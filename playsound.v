==> flow/design.v <==
`timescale 1ns / 1ps
module playsound(
    input clk,
	 input win,
	 input die,
	 output speaker
	 );
reg [16:0] counter;
always @(posedge clk)
	counter <= counter + 1;
assign speaker = (win) ? counter[16]:
			        (die) ? counter[15]:
						0;
endmodule
# Step by step through the tools: playsound
# The steps from the RTL of playsound to its reports follow in flow order.
# Line numbers count from 1 in the design file above.
# A cell with n/a has no value.
[inputs]
top_module = "playsound"
clk_port = "clk"
lib = "sky130hd"
pvt_corner = "tt_025C_1v80"

# After elaboration
# Yosys after proc, flatten, opt, wreduce and memory -nomap, before mapping. Enables and synchronous resets that opt folds into registers are not counted as muxes. Memory bits, and registers merged into a memory's read port (data or address), are not among the register bits. Print and check cells are not counted. Equal cells are merged and count once.
[op_classes]
eq_ne = 0
shift = 0
compare = 0
add_sub_neg = 1
bitwise = 0
multipliers = 0
n_div = 0
n_reduce_logical = 0
mux = 2
[ops]
columns = ["operator", "n"]
rows = [
  ["17-bit by 1-bit adder with 17-bit output (second input constant)", 1],
  ["1-bit two-way mux", 2],
]
[word_totals]
register_bits = 17
rom_bits = 0
mem_bits_rw = 0
latch_bits = 0
clocked_rd_ports_x_width = 0
n_memories = 0
in_bits = 3
out_inout_bits = 1
wordCells = 4

# Depth
# Yosys ltp: most cells in a row. Word level: on the elaborated netlist, between registers, memories and ports. Mapped: between sequential cells and ports; inverters and the memories' decode and read muxes count.
[depth]
ltp_word = 2
abc_area = 1
depth_mapped = 8
ltp_nobuf = 8

# Netlist
# Source: synth_stat.txt of the flow (Yosys; design flattened, memories mapped). It holds for the ABC_AREA given above (unset counts as 0); a run with the other value may have another netlist.
[synth_totals]
buf_cells = 0
seq_area_mm2 = 0.0003403
ffs = 17
synth_area_mm2 = 0.000752
cell_count = 103
[types]
columns = ["cell", "n", "area_total_um2"]
rows = [
  ["sky130_fd_sc_hd__dfxtp_1", 17, 340.326],
  ["sky130_fd_sc_hd__nand2_1", 36, 135.13],
  ["sky130_fd_sc_hd__nor2_1", 12, 45.043],
  ["sky130_fd_sc_hd__inv_1", 10, 37.536],
  ["sky130_fd_sc_hd__xor2_1", 4, 35.034],
  ["sky130_fd_sc_hd__xnor2_1", 3, 26.275],
  ["sky130_fd_sc_hd__nand3_1", 5, 25.024],
  ["sky130_fd_sc_hd__nor2_2", 4, 25.024],
  ["sky130_fd_sc_hd__nand3b_1", 2, 15.014],
  ["sky130_fd_sc_hd__o21ai_0", 3, 15.014],
  ["sky130_fd_sc_hd__ha_1", 1, 12.512],
  ["sky130_fd_sc_hd__nand4_1", 2, 12.512],
  ["sky130_fd_sc_hd__nor2_4", 1, 11.261],
  ["sky130_fd_sc_hd__o21ai_1", 2, 10.01],
  ["sky130_fd_sc_hd__nand2_2", 1, 6.256],
]

# Worst setup path after synthesis
# Path of least setup slack by OpenSTA after synthesis, without wires, with an ideal clock, recovery checks aside; 20% of the period is set as input and as output delay. Where synthesis merged equal registers, the netlist keeps one of their names.
[synth_path]
kind = "register -> register"
from = "register counter[0]"
to = "register counter[10]"
slack_ps = 252
setup_time_ps = 119
path_buffers = 0
delay_ps = 1098
t_arrival_ps = 979
required_ps = 1231
period_ps = 1350
launch_ps = 0
path_stages = 7
synth_period_reached_ps = 1098
# "delay_ps" = arrival - input delay + setup time.
# "path_stages": output pins that drive a net of the path, with the launching flip-flop's if there is one; two outputs of one cell count as two.
# "synth_period_reached_ps" = period - worst setup slack (recovery checks aside). The figure is calculated, with input and output delays left at 20% of the set period.
# The rows between start and end are the longest chain of elaborated cells between them; the timing report does not say that the signal goes this way. Where chains are equally long, one stands for them.
# A line is the first line of the expression or statement that the cell stems from. Yosys adds cells for indexed reads and writes and turns some case tables into memories.
[synth_via]
path_cell_list = "sky130_fd_sc_hd__dfxtp_1 > sky130_fd_sc_hd__ha_1 > sky130_fd_sc_hd__nand2_1 > sky130_fd_sc_hd__nor2_1 > sky130_fd_sc_hd__nand2_1 > sky130_fd_sc_hd__o21ai_0 > sky130_fd_sc_hd__nand2_1"
elab_chain_cells = 1
cone_cells = 1
lines_between = 1
cone_classes = "1 x add/sub"
[synth_rtl]
columns = ["item", "line", "text"]
rows = [
  ["start, declared", 8, "reg [16:0] counter;"],
  ["start, assigned", 10, "counter <= counter + 1;"],
  ["17-bit by 1-bit adder with 17-bit output", 10, ""],
  ["end, assigned", 10, ""],
  ["end, declared", 8, ""],
]

# Timing after layout
# Path of least setup slack in the final report of entry A (OpenROAD, finished layout, wires in). Where an end is a register, its clock arrival counts in the times.
# The report prints the path's times to 10 ps; the period is as set.
[layout_path]
kind = "input -> output"
from = "input die"
to = "output speaker"
launch_ps = 400
path_buffers = 2
t_arrival_ps = 1200
in_delay_ps = 400
period_ps = 2010
path_stages = 4
out_delay_ps = 400
required_ps = 1610
slack_ps = 410
# The rows between start and end are the longest chain of elaborated cells between them; the timing report does not say that the signal goes this way. Where chains are equally long, one stands for them.
[layout_via]
path_cell_list = "sky130_fd_sc_hd__clkdlybuf4s50_1 > sky130_fd_sc_hd__nand2_1 > sky130_fd_sc_hd__o21ai_0 > sky130_fd_sc_hd__dlymetal6s2s_1"
elab_chain_cells = 2
cone_cells = 2
lines_between = 2
cone_classes = "2 x mux"
[layout_rtl]
columns = ["item", "line", "text"]
rows = [
  ["start, declared", 5, "input die,"],
  ["1-bit two-way mux", 12, "(die) ? counter[15]:"],
  ["1-bit two-way mux", 11, "assign speaker = (win) ? counter[16]:"],
  ["end, declared", 6, "output speaker"],
]

Add stored flow runs of playsound

Stored flow runs of playsound (2 of them; Yosys, OpenROAD, sky130hd). They differ in their settings and are not a sequence. Constraints: input delay and output delay 20% of the set period each, output load 0.01 pF.
"period_less_ws_ps" is the run's clock period less its worst setup slack. It is reckoned from that one timing run; input and output delays stay at 20% of the period that was set.
"worst_path_ps" means the part of the period allowed to the worst setup path (the constraints hold back 20% at inputs and 20% at outputs) less its slack; where the path has registers, the arrival times of their clocks count too.
"total_power_mw" is the tool's figure for a default switching activity; nothing was simulated.
"worst_path_ps" is known to 10 ps.

# entry A
==> flow/run.sh <==
#!/bin/bash
# the make line also repeats the synthesis and layout settings of config.mk as NAME=value (left out here)
make -C /OpenROAD-flow-scripts/flow DESIGN_CONFIG=/design/flow/config.mk WORK_HOME=/design/flow/orfs CLKGATE_MAP_FILE= finish
==> flow/config.mk <==
export PLATFORM = sky130hd
export DESIGN_NAME = playsound
export DESIGN_NICKNAME = playsound
export VERILOG_FILES = /design/flow/design.v
export SDC_FILE = /design/flow/constraint.sdc
export NUM_CORES = 4
export LEC_CHECK = 0
export ABC_AREA = 1
export CAP_MARGIN = 20
export CORE_MARGIN = 8
export CORE_UTILIZATION = 41
export CTS_CLUSTER_SIZE = 25
export GPL_TIMING_DRIVEN = 1
export HOLD_SLACK_MARGIN = 0.18
export PLACE_DENSITY = 0.46
export SLEW_MARGIN = 0
==> flow/constraint.sdc <==
create_clock -name core_clock -period 2.01 [get_ports {clk}]
set_input_delay 0.4020 -clock core_clock [delete_from_list [all_inputs] [get_ports {clk}]]
set_output_delay 0.4020 -clock core_clock [all_outputs]
set_load 0.01 [all_outputs]

==> entry A: results <==
final_setup_ws_ps=411
ys_area_mm2=0.000752
total_power_mw=0.5235
finalCellArea_mm2=0.0008433
die_footprint_mm2=0.0034604
timing.hold.ws_ps=441
setupTns_ps=0
fin_util_frac=0.488
worst_path_ps=800
worstPathKind="input -> output"
period_less_ws_ps=1599

# entry B
==> flow/run.sh <==
#!/bin/bash
# the make line also repeats the synthesis and layout settings of config.mk as NAME=value (left out here)
make -C /OpenROAD-flow-scripts/flow DESIGN_CONFIG=/design/flow/config.mk WORK_HOME=/design/flow/orfs CLKGATE_MAP_FILE= finish
==> flow/config.mk <==
export PLATFORM = sky130hd
export DESIGN_NAME = playsound
export DESIGN_NICKNAME = playsound
export VERILOG_FILES = /design/flow/design.v
export SDC_FILE = /design/flow/constraint.sdc
export NUM_CORES = 4
export LEC_CHECK = 0
export CAP_MARGIN = 20
export CELL_PAD_IN_SITES_DETAIL_PLACEMENT = 0
export CELL_PAD_IN_SITES_GLOBAL_PLACEMENT = 3
export CORE_MARGIN = 2
export CORE_UTILIZATION = 17
export PLACE_DENSITY_LB_ADDON = 0.22
export SLEW_MARGIN = 20
==> flow/constraint.sdc <==
create_clock -name core_clock -period 1.76 [get_ports {clk}]
set_input_delay 0.3520 -clock core_clock [delete_from_list [all_inputs] [get_ports {clk}]]
set_output_delay 0.3520 -clock core_clock [all_outputs]
set_load 0.01 [all_outputs]

==> entry B: results <==
final_setup_ws_ps=123
ys_area_mm2=0.0007345
total_power_mw=0.6817
finalCellArea_mm2=0.0008708
die_footprint_mm2=0.0048623
timing.hold.ws_ps=429
setupTns_ps=0
fin_util_frac=0.213
worst_path_ps=930
worstPathKind="input -> output"
period_less_ws_ps=1637
